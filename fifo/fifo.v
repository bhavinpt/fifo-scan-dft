==> flow/design.v <==
module fifo #(parameter DEPTH=8, DATA_WIDTH=16) (
  input clk, rst_n,
  input w_en, r_en,
  input [DATA_WIDTH-1:0] data_in,
  output reg [DATA_WIDTH-1:0] data_out,
  output full, empty
);
  reg [$clog2(DEPTH)-1:0] w_ptr, r_ptr;
  reg [DATA_WIDTH-1:0] fifo[DEPTH];
  always@(posedge clk) 
  begin
      if(!rst_n) 
      begin
          w_ptr <= 0; r_ptr <= 0;
          data_out <= 0;
      end
      else 
      begin
          if(w_en & !full)begin
              fifo[w_ptr] <= data_in;
              w_ptr <= w_ptr + 1;
          end
          if(r_en & !empty) begin
              data_out <= fifo[r_ptr];
              r_ptr <= r_ptr + 1;
          end
      end
  end
  assign full = ((w_ptr+1'b1) == r_ptr);
  assign empty = (w_ptr == r_ptr);
endmodule
# From RTL to reports: fifo
# Tool output for the design above, in the order of the flow.
# Lines are those of the file above, counted from 1.
# Operators: Yosys type, input widths -> output width; for muxes data width and select width s.
# The mark n/a stands for no value.
dict set report inputs {
  design {fifo}
  clock_port {clk}
  lib {sky130hd}
  corner {tt_025C_1v80}
}

# Word-level counts
# Source: Yosys, flattened and elaborated, memories not mapped. Widths are those after wreduce; folded enables and synchronous resets count as part of the registers. Registers that Yosys merges into a memory's read port (data or address) are not register bits. Print and check cells do not count.
# Memory sizes are those after Yosys's memory passes, which may raise the word count (mostly to a power of two), join words into wider ones and drop unused or constant bits.
dict set report word_totals {
  regBits 6
  ramBits 128
  clocked_rd_ports_x_width 16
  n_memories 1
  inputBits 20
  output_inout_bits 18
  word_cells 19
}
dict set report op_classes {
  add_sub_neg 3
  n_eq 2
  n_mux 6
  n_logic 2
  reduce_and_logical 3
}
# memory words word_bits read_ports write_ports line_no
set memory_table {}
lappend memory_table {fifo 8 16 1 1 9} ;# reg [DATA_WIDTH-1:0] fifo[DEPTH];
# op count
set op_table {}
lappend op_table {{$mux 16} 2}
lappend op_table {{$add 3x1->3 const B} 3}
lappend op_table {{$eq 3x3->1} 2}
lappend op_table {{$mux 3} 2}
lappend op_table {{$logic_not 1->1} 3}
lappend op_table {{$and 1x1->1} 2}
lappend op_table {{$mux 1} 2}

# Longest topological paths
# Depth = most cells in a row (Yosys ltp): at word level without a register or memory, in the mapped netlist without a sequential cell, where the memories' decode and read muxes count.
dict set report logic_depth {
  depth_word 6
  ABC_AREA 0
  depth_mapped 6
  mapped_depth_nobuf 4
}

# Mapped cells and area
# Source: synth_stat.txt of the flow (Yosys; design flattened, memories mapped). It holds for the ABC_AREA given above (unset counts as 0); a run with the other value may have another netlist.
# The area totals of this step are shown rounded.
dict set report synth_totals {
  cells 324
  yosys_area_um2 6100
  seqArea_um2 4300
  ff_cells 150
  buf_cells 23
}
# type count type_area_um2
set types {}
lappend types {sky130_fd_sc_hd__edfxtp_1 128 3.84E+03}
lappend types {sky130_fd_sc_hd__mux4_2 32 720.691}
lappend types {sky130_fd_sc_hd__dfxtp_1 22 440.422}
lappend types {sky130_fd_sc_hd__mux2i_1 18 180.173}
lappend types {sky130_fd_sc_hd__o41ai_1 16 140.134}
lappend types {sky130_fd_sc_hd__o21a_1 16 120.115}
lappend types {sky130_fd_sc_hd__a21oi_2 10 87.584}
lappend types {sky130_fd_sc_hd__buf_4 5 37.536}
lappend types {sky130_fd_sc_hd__clkbuf_1 10 37.536}
lappend types {sky130_fd_sc_hd__buf_6 3 33.782}
lappend types {sky130_fd_sc_hd__nand2_1 9 33.782}
lappend types {sky130_fd_sc_hd__a21oi_1 6 30.029}
lappend types {sky130_fd_sc_hd__nor3_1 6 30.029}
lappend types {sky130_fd_sc_hd__or4_1 4 30.029}
lappend types {sky130_fd_sc_hd__xor2_1 3 26.275}
lappend types {sky130_fd_sc_hd__ha_1 2 25.024}
lappend types {sky130_fd_sc_hd__nand4_1 4 25.024}
lappend types {sky130_fd_sc_hd__nor4_1 4 25.024}
# Not listed: further types 18, cells in them 26.

# Timing after synthesis
# Path of least setup slack by OpenSTA after synthesis, without wires, with an ideal clock, recovery checks aside; 20% of the period is set as input and as output delay. Where synthesis merged equal registers, the netlist keeps one of their names.
dict set report synth_timing {
  kind {input to register}
  start {in rst_n}
  end {mem fifo[4][0]}
  tclk_ps 5230
  in_delay_ps 1046
  setup_time_ps 430
  t_first_pin_ps 1046
  t_arrival_ps 3173
  required_ps 4800
  slack_ps 1626
  delay_ps 2557
  stages 4
  n_path_buf 2
  period_less_setup_slack_ps 3604
}
# "delay_ps" = arrival - input delay + setup time.
# "stages": output pins that drive a net of the path, with the launching flip-flop's if there is one; two outputs of one cell count as two.
# "period_less_setup_slack_ps" = period - worst setup slack (recovery checks aside). The figure is calculated, with input and output delays left at 20% of the set period.
# The rows between start and end are the longest chain of elaborated cells between them; the timing report does not say that the signal goes this way. Where chains are equally long, one stands for them.
# A line is the first line of the expression or statement that the cell stems from. Yosys adds cells for indexed reads and writes and turns some case tables into memories.
# Only ways into the end's enable, where the timed path ends, are counted here.
dict set report synth_via {
  path_cell_list {sky130_fd_sc_hd__clkbuf_1 -> sky130_fd_sc_hd__clkbuf_1 -> sky130_fd_sc_hd__nand2b_1 -> sky130_fd_sc_hd__nor4_1}
  elab_chain_len 1
  cells_between 2
  cone_lines 1
  cone_classes {2 x mux}
}
# item line_no
set synth_rtl {}
lappend synth_rtl {{start: declaration} 2} ;# input clk, rst_n,
lappend synth_rtl {{$mux 3} 12} ;# if(!rst_n)
lappend synth_rtl {{end: declaration} 9} ;# reg [DATA_WIDTH-1:0] fifo[DEPTH];

# Worst path after layout
# From the final timing report of run 1: the path of least setup slack in the routed layout; clock arrival at registers is part of the times.
# The report prints the path's times to 10 ps; the period is as set.
dict set report layout_timing {
  kind {register to output}
  start {reg w_ptr[0]}
  end {out full}
  tclk_ps 2580
  out_delay_ps 520
  t_first_pin_ps 420
  t_arrival_ps 1880
  required_ps 2060
  slack_ps 190
  stages 5
  n_path_buf 1
}
# The rows between start and end are the longest chain of elaborated cells between them; the timing report does not say that the signal goes this way. Where chains are equally long, one stands for them.
dict set report layout_via {
  path_cell_list {sky130_fd_sc_hd__dfxtp_2 -> sky130_fd_sc_hd__ha_1 -> sky130_fd_sc_hd__xor2_4 -> sky130_fd_sc_hd__nor3_1 -> sky130_fd_sc_hd__dlygate4sd2_1}
  elab_chain_len 2
  cells_between 2
  cone_lines 1
  cone_classes {1 x add/sub; 1 x eq/ne}
}
# item line_no
set layout_rtl {}
lappend layout_rtl {{start: declaration} 8} ;# reg [$clog2(DEPTH)-1:0] w_ptr, r_ptr;
lappend layout_rtl {{start: assignment} 14} ;# w_ptr <= 0; r_ptr <= 0;
lappend layout_rtl {{start: assignment} 21} ;# w_ptr <= w_ptr + 1;
lappend layout_rtl {{$add 3x1->3} 29} ;# assign full = ((w_ptr+1'b1) == r_ptr);
lappend layout_rtl {{$eq 3x3->1} 29}
lappend layout_rtl {{end: declaration} 6} ;# output full, empty

; Below are 2 stored runs of the flow (Yosys, OpenROAD; platform sky130hd) on fifo, each with its settings and what was measured, unordered. Constraints: input delay and output delay 20% of the set period each, output load 0.01 pF.
; "worstPathTime_ps": the worst setup path's part of the clock period (all of it between registers, 20% less for each end at a port) less its slack. A launch clock that arrives late makes it longer, a capture clock that arrives late makes it shorter.
; "fin_power_mw" is the tool's figure for a default switching activity; nothing was simulated.
; "worstPathTime_ps" is known to 10 ps.
; Measured values are rounded.

[run 1: settings]
period_ns = 2.58
CORE_UTILIZATION = 25
SETUP_SLACK_MARGIN = 0.08
PLACE_DENSITY_LB_ADDON = 0.02
HOLD_SLACK_MARGIN = 0.27
GPL_TIMING_DRIVEN = 0
CAP_MARGIN = 10
MAX_ROUTING_LAYER = met4
CORE_MARGIN = 2
SLEW_MARGIN = 20
[run 1: results]
setup_worst_slack_ps = 190
final_stdcell_area_um2 = 7900
synthArea_um2 = 6100
final_setup_tns_ps = 0
fin_power_mw = 7.7
final_hold_ws_ps = 540
die_area_um2 = 26000
worstPathTime_ps = 1880
critical_path_type = register to output
layout_utilization_frac = 0.33

[run 2: settings]
period_ns = 3.19
CORE_UTILIZATION = 48
SETUP_SLACK_MARGIN = -0.18
PLACE_DENSITY = 0.77
GPL_ROUTABILITY_DRIVEN = 0
CTS_CLUSTER_DIAMETER = 53
CAP_MARGIN = 40
SLEW_MARGIN = 20
MIN_ROUTING_LAYER = met1
CORE_MARGIN = 2
[run 2: results]
setup_worst_slack_ps = 87
final_stdcell_area_um2 = 7300
synthArea_um2 = 6100
final_setup_tns_ps = 0
fin_power_mw = 5.8
final_hold_ws_ps = 560
die_area_um2 = 14000
worstPathTime_ps = 2470
critical_path_type = register to output
layout_utilization_frac = 0.58
